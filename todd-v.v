==> flow/design.v <==
module top (
	input  clk,
	output [10:0] ledc,
);
	reg [7:0] top_led_counter = 0;
	parameter min_top_led_counter = 0;
	parameter max_top_led_counter = 5;
	reg [7:0] side_led_counter = 6;
	parameter min_side_led_counter = 6;
	parameter max_side_led_counter = 10;
	reg [20:0] clkdiv = 0;
	reg clkdiv_pulse = 0;
	reg running = 0;
	always @(posedge clk) begin
		if (clkdiv == 2000000) begin  
			clkdiv <= 0;
			clkdiv_pulse <= 1;
		end else begin
			clkdiv <= clkdiv + 1;
			clkdiv_pulse <= 0;
		end
		if (clkdiv_pulse) begin
			if (top_led_counter > min_top_led_counter) begin
				ledc[top_led_counter - 1] <= 0;
				ledc[top_led_counter] <= 1;
			end else begin
				ledc[max_top_led_counter] <= 0;
				ledc[top_led_counter] <= 1;
			end
			if (top_led_counter == max_top_led_counter) begin
				top_led_counter <= min_top_led_counter;
			end else begin
				top_led_counter <= top_led_counter + 1;
			end
		end  
		if (clkdiv_pulse) begin
			if (side_led_counter > min_side_led_counter) begin
				ledc[side_led_counter - 1] <= 0;
				ledc[side_led_counter] <= 1;
			end else begin
				ledc[max_side_led_counter] <= 0;
				ledc[side_led_counter] <= 1;
			end
			if (side_led_counter == max_side_led_counter) begin
				side_led_counter <= min_side_led_counter;
			end else begin
				side_led_counter <= side_led_counter + 1;
			end
		end  
	end  
endmodule
[Tool chain data of top]
Tool output for the design above, in the order of the flow.
Line numbers count from 1 in the design file above.
Library cell names are shortened.
The mark - stands for no value.
Set-up
  design top: top
  clock: clk
  standard-cell library: sky130hd
  library corner: tt_025C_1v80

[Word level]
Source: Yosys, flattened and elaborated, memories not mapped. Widths are those after wreduce; folded enables and synchronous resets count as part of the registers. Registers that Yosys merges into a memory's read port (data or address) are not register bits. Print and check cells do not count. Equal cells are merged and count once.
Bit counts
  register bits after elaboration: 49
  input port bits: 1
  output and inout bits: 11
Cells by class
  $add $sub $neg: 9
  order comparisons: 2
  equality and inequality tests: 3
  shift operators: 6
  mux-type cells: 5
  bitwise logic cells: 16
Operators by type and width (count)
  1-bit by 33-bit variable shift with 11-bit output (first input constant): 4
  11-bit OR: 6
  32-bit negator with 33-bit output: 2
  11-bit bitwise AND: 5
  11-bit inverter: 4
  11-bit 2-to-1 mux: 4
  1-bit by 9-bit variable shift with 11-bit output (first input constant): 2
  21-bit by 1-bit adder with 21-bit output (second input constant): 1
  21-bit equality test (second input constant): 1
  8-bit by 1-bit subtractor with 9-bit output (second input constant): 2
  8-bit negator with 9-bit output: 2
  8-bit by 1-bit adder with 8-bit output (second input constant): 2
  10-bit by 11-bit bitwise AND with 11-bit output: 1
  8-bit by 1-bit greater-than comparator with 1-bit output (second input constant): 1
  8-bit by 3-bit greater-than comparator with 1-bit output (second input constant): 1
  8-bit by 3-bit equality test with 1-bit output (second input constant): 1
  8-bit by 4-bit equality test with 1-bit output (second input constant): 1
  1-bit 2-to-1 mux: 1

[Logic depth]
Depth = most cells in a row (Yosys ltp): at word level without a register or memory, in the mapped netlist without a sequential cell, where the memories' decode and read muxes count.
Logic depth
  depth in word-level cells: 16
  ABC_AREA: 0
  gate-level depth with buffers: 18
  depth with buffers taken out: 16

[Mapped cells and area]
Source: synth_stat.txt of the flow (Yosys; design flattened, memories mapped). It holds for the ABC_AREA given above (unset counts as 0); a run with the other value may have another netlist.
Cells by type (count)
  dfxtp_1: 33
  edfxtp_1: 16
  ha_1: 28
  xnor2_1: 33
  nor2_1: 54
  nand3_1: 30
  nand2_1: 36
  inv_1: 25
  nor4_1: 14
  xor2_1: 10
  nand4_1: 13
  nor3_1: 15
  or4_1: 10
  and3_1: 11
  nand4bb_1: 6
  or2_2: 10
  nor4b_1: 7
  clkbuf_1: 15
Other cell types: 60; their cells: 160.
Synthesis totals
  cells in the netlist: 526
  cell area after synthesis: 4304.1 µm²
  sequential part of the area: 1141.1 µm²
  mapped flip-flops: 49

[Path before layout]
Path of least setup slack by OpenSTA after synthesis, without wires, with an ideal clock, recovery checks aside; 20% of the period is set as input and as output delay. Where synthesis merged equal registers, the netlist keeps one of their names.
Timing path post-synthesis
  path type: reg2reg
  start: register top_led_counter[0]
  end: register ledc[7]
  period: 5.61 ns
  time at the first pin: 0.000 ns
  data arrival time: 4.226 ns
  path slack: 1.262 ns
  delay of the path: 4.348 ns
  driving pins on the path: 18
  path buffers: 1
  synthesis period reached: 4.348 ns
"delay of the path" is the arrival time less input delay plus setup time.
"driving pins on the path" counts driving pins, that of a launching flip-flop among them; a cell with two outputs on the path counts twice.
"synthesis period reached" = period - worst setup slack (recovery checks aside). The figure is calculated, with input and output delays left at 20% of the set period.
A register here has more assigning lines than the two given.
Where a signal picks the word or bit written, the line may be left out of the assigning lines.
On the way, post-synthesis
  cells stage by stage: edfxtp_1 buf_4 inv_1 ha_1 nor4b_1 xnor2_1 o31ai_4 and2_1 and4_1 inv_1 ha_1 or4b_2 nor4_1 and2_1 o21ai_0 o41ai_1 nand3_1 o311a_1
RTL lines, path post-synthesis
  start: declaration: RTL line 5  | reg [7:0] top_led_counter = 0;
  start: assignment: RTL line 31  | top_led_counter <= min_top_led_counter;
  start: assignment: RTL line 33  | top_led_counter <= top_led_counter + 1;
  end: assignment: RTL line 25  | ledc[top_led_counter] <= 1;
  end: assignment: RTL line 28  | ledc[top_led_counter] <= 1;
  end: declaration: RTL line 3  | output [10:0] ledc,
No chain of elaborated cells between the ends is given.

[Timing after layout]
Path of least setup slack in the final report of flow run 2 (OpenROAD, finished layout, wires in). Where an end is a register, its clock arrival counts in the times.
Timing path after layout
  path type: reg2reg
  start: register top_led_counter[6]
  end: register ledc[6]
  period: 3.83 ns
  time at the first pin: 0.29 ns
  data arrival time: 3.82 ns
  path slack: 0.19 ns
  driving pins on the path: 14
  path buffers: 0
A register here has more assigning lines than the two given.
Where a signal picks the word or bit written, the line may be left out of the assigning lines.
On the way, after layout
  cells stage by stage: edfxtp_1 or4_4 o31ai_4 o41a_1 nand3_2 ha_4 nor4_4 nand3b_1 nor4_2 and2_4 o211ai_1 a22o_1 a221oi_2 o31ai_1
RTL lines, path after layout
  start: declaration: RTL line 5  | reg [7:0] top_led_counter = 0;
  start: assignment: RTL line 31  | top_led_counter <= min_top_led_counter;
  start: assignment: RTL line 33  | top_led_counter <= top_led_counter + 1;
  end: assignment: RTL line 25  | ledc[top_led_counter] <= 1;
  end: assignment: RTL line 28  | ledc[top_led_counter] <= 1;
  end: declaration: RTL line 3  | output [10:0] ledc,
No chain of elaborated cells between the ends is given.

Data sheet: physical implementation of top

Measured results for top: 2 stored runs of the Yosys and OpenROAD flow on sky130hd. The settings differ; the order carries no meaning. The constraints put input and output delay at 20% of the set period each and load the outputs with 0.01 pF.
"achieved clock period (ns)" is the run's clock period less its worst setup slack. It is reckoned from that one timing run; input and output delays stay at 20% of the period that was set.
By "worst setup path time (ns)" is meant the share of the clock period that the worst setup path is allowed (20% is reserved at inputs, 20% at outputs), minus its slack. Clock arrival times at its registers enter into it.
"finish__power__total": no workload was simulated; the value follows from the tool's default switching activity.

Flow files of flow run 1
==> flow/run.sh <==
#!/bin/bash
# the make line also repeats the synthesis and layout settings of config.mk as NAME=value (left out here)
make -C /OpenROAD-flow-scripts/flow DESIGN_CONFIG=/design/flow/config.mk WORK_HOME=/design/flow/orfs CLKGATE_MAP_FILE= finish
==> flow/config.mk <==
export PLATFORM = sky130hd
export DESIGN_NAME = top
export DESIGN_NICKNAME = top
export VERILOG_FILES = /design/flow/design.v
export SDC_FILE = /design/flow/constraint.sdc
export NUM_CORES = 4
export LEC_CHECK = 0
export ABC_AREA = 0
export CAP_MARGIN = 35
export CELL_PAD_IN_SITES_DETAIL_PLACEMENT = 0
export CELL_PAD_IN_SITES_GLOBAL_PLACEMENT = 2
export CORE_ASPECT_RATIO = 0.65
export CORE_MARGIN = 5
export CORE_UTILIZATION = 60
export GPL_ROUTABILITY_DRIVEN = 1
export GPL_TIMING_DRIVEN = 0
export MIN_ROUTING_LAYER = met1
export PLACE_DENSITY = 0.38
export SETUP_SLACK_MARGIN = 0.6
export SLEW_MARGIN = 35
==> flow/constraint.sdc <==
create_clock -name core_clock -period 4.05 [get_ports {clk}]
set_input_delay 0.8100 -clock core_clock [delete_from_list [all_inputs] [get_ports {clk}]]
set_output_delay 0.8100 -clock core_clock [all_outputs]
set_load 0.01 [all_outputs]

report of flow run 1: did not finish, place, GPL-0301

Flow files of flow run 2
==> flow/run.sh <==
#!/bin/bash
# the make line also repeats the synthesis and layout settings of config.mk as NAME=value (left out here)
make -C /OpenROAD-flow-scripts/flow DESIGN_CONFIG=/design/flow/config.mk WORK_HOME=/design/flow/orfs CLKGATE_MAP_FILE= finish
==> flow/config.mk <==
export PLATFORM = sky130hd
export DESIGN_NAME = top
export DESIGN_NICKNAME = top
export VERILOG_FILES = /design/flow/design.v
export SDC_FILE = /design/flow/constraint.sdc
export NUM_CORES = 4
export LEC_CHECK = 0
export CAP_MARGIN = 10
export CORE_ASPECT_RATIO = 1.56
export CORE_MARGIN = 7
export CORE_UTILIZATION = 33
export CTS_CLUSTER_SIZE = 79
export MIN_ROUTING_LAYER = met1
export PLACE_DENSITY_LB_ADDON = 0.3
export SETUP_SLACK_MARGIN = 0.7
export SLEW_MARGIN = 25
export TNS_END_PERCENT = 40
==> flow/constraint.sdc <==
create_clock -name core_clock -period 3.83 [get_ports {clk}]
set_input_delay 0.7660 -clock core_clock [delete_from_list [all_inputs] [get_ports {clk}]]
set_output_delay 0.7660 -clock core_clock [all_outputs]
set_load 0.01 [all_outputs]

report of flow run 2
yosys chip area after synthesis (um^2): 4304.1
finish__design__die__area: 16515.3
finish__design__instance__area__stdcell: 5512.8
finish__design__instance__utilization: 0.4301
finish__timing__setup__ws: 0.188
finish__timing__setup__tns: 0.000
finish__timing__hold__ws: 0.496
finish__power__total: 9.988e-04
achieved clock period (ns): 3.642
worst setup path time (ns): 3.64
worst setup path kind: reg2reg
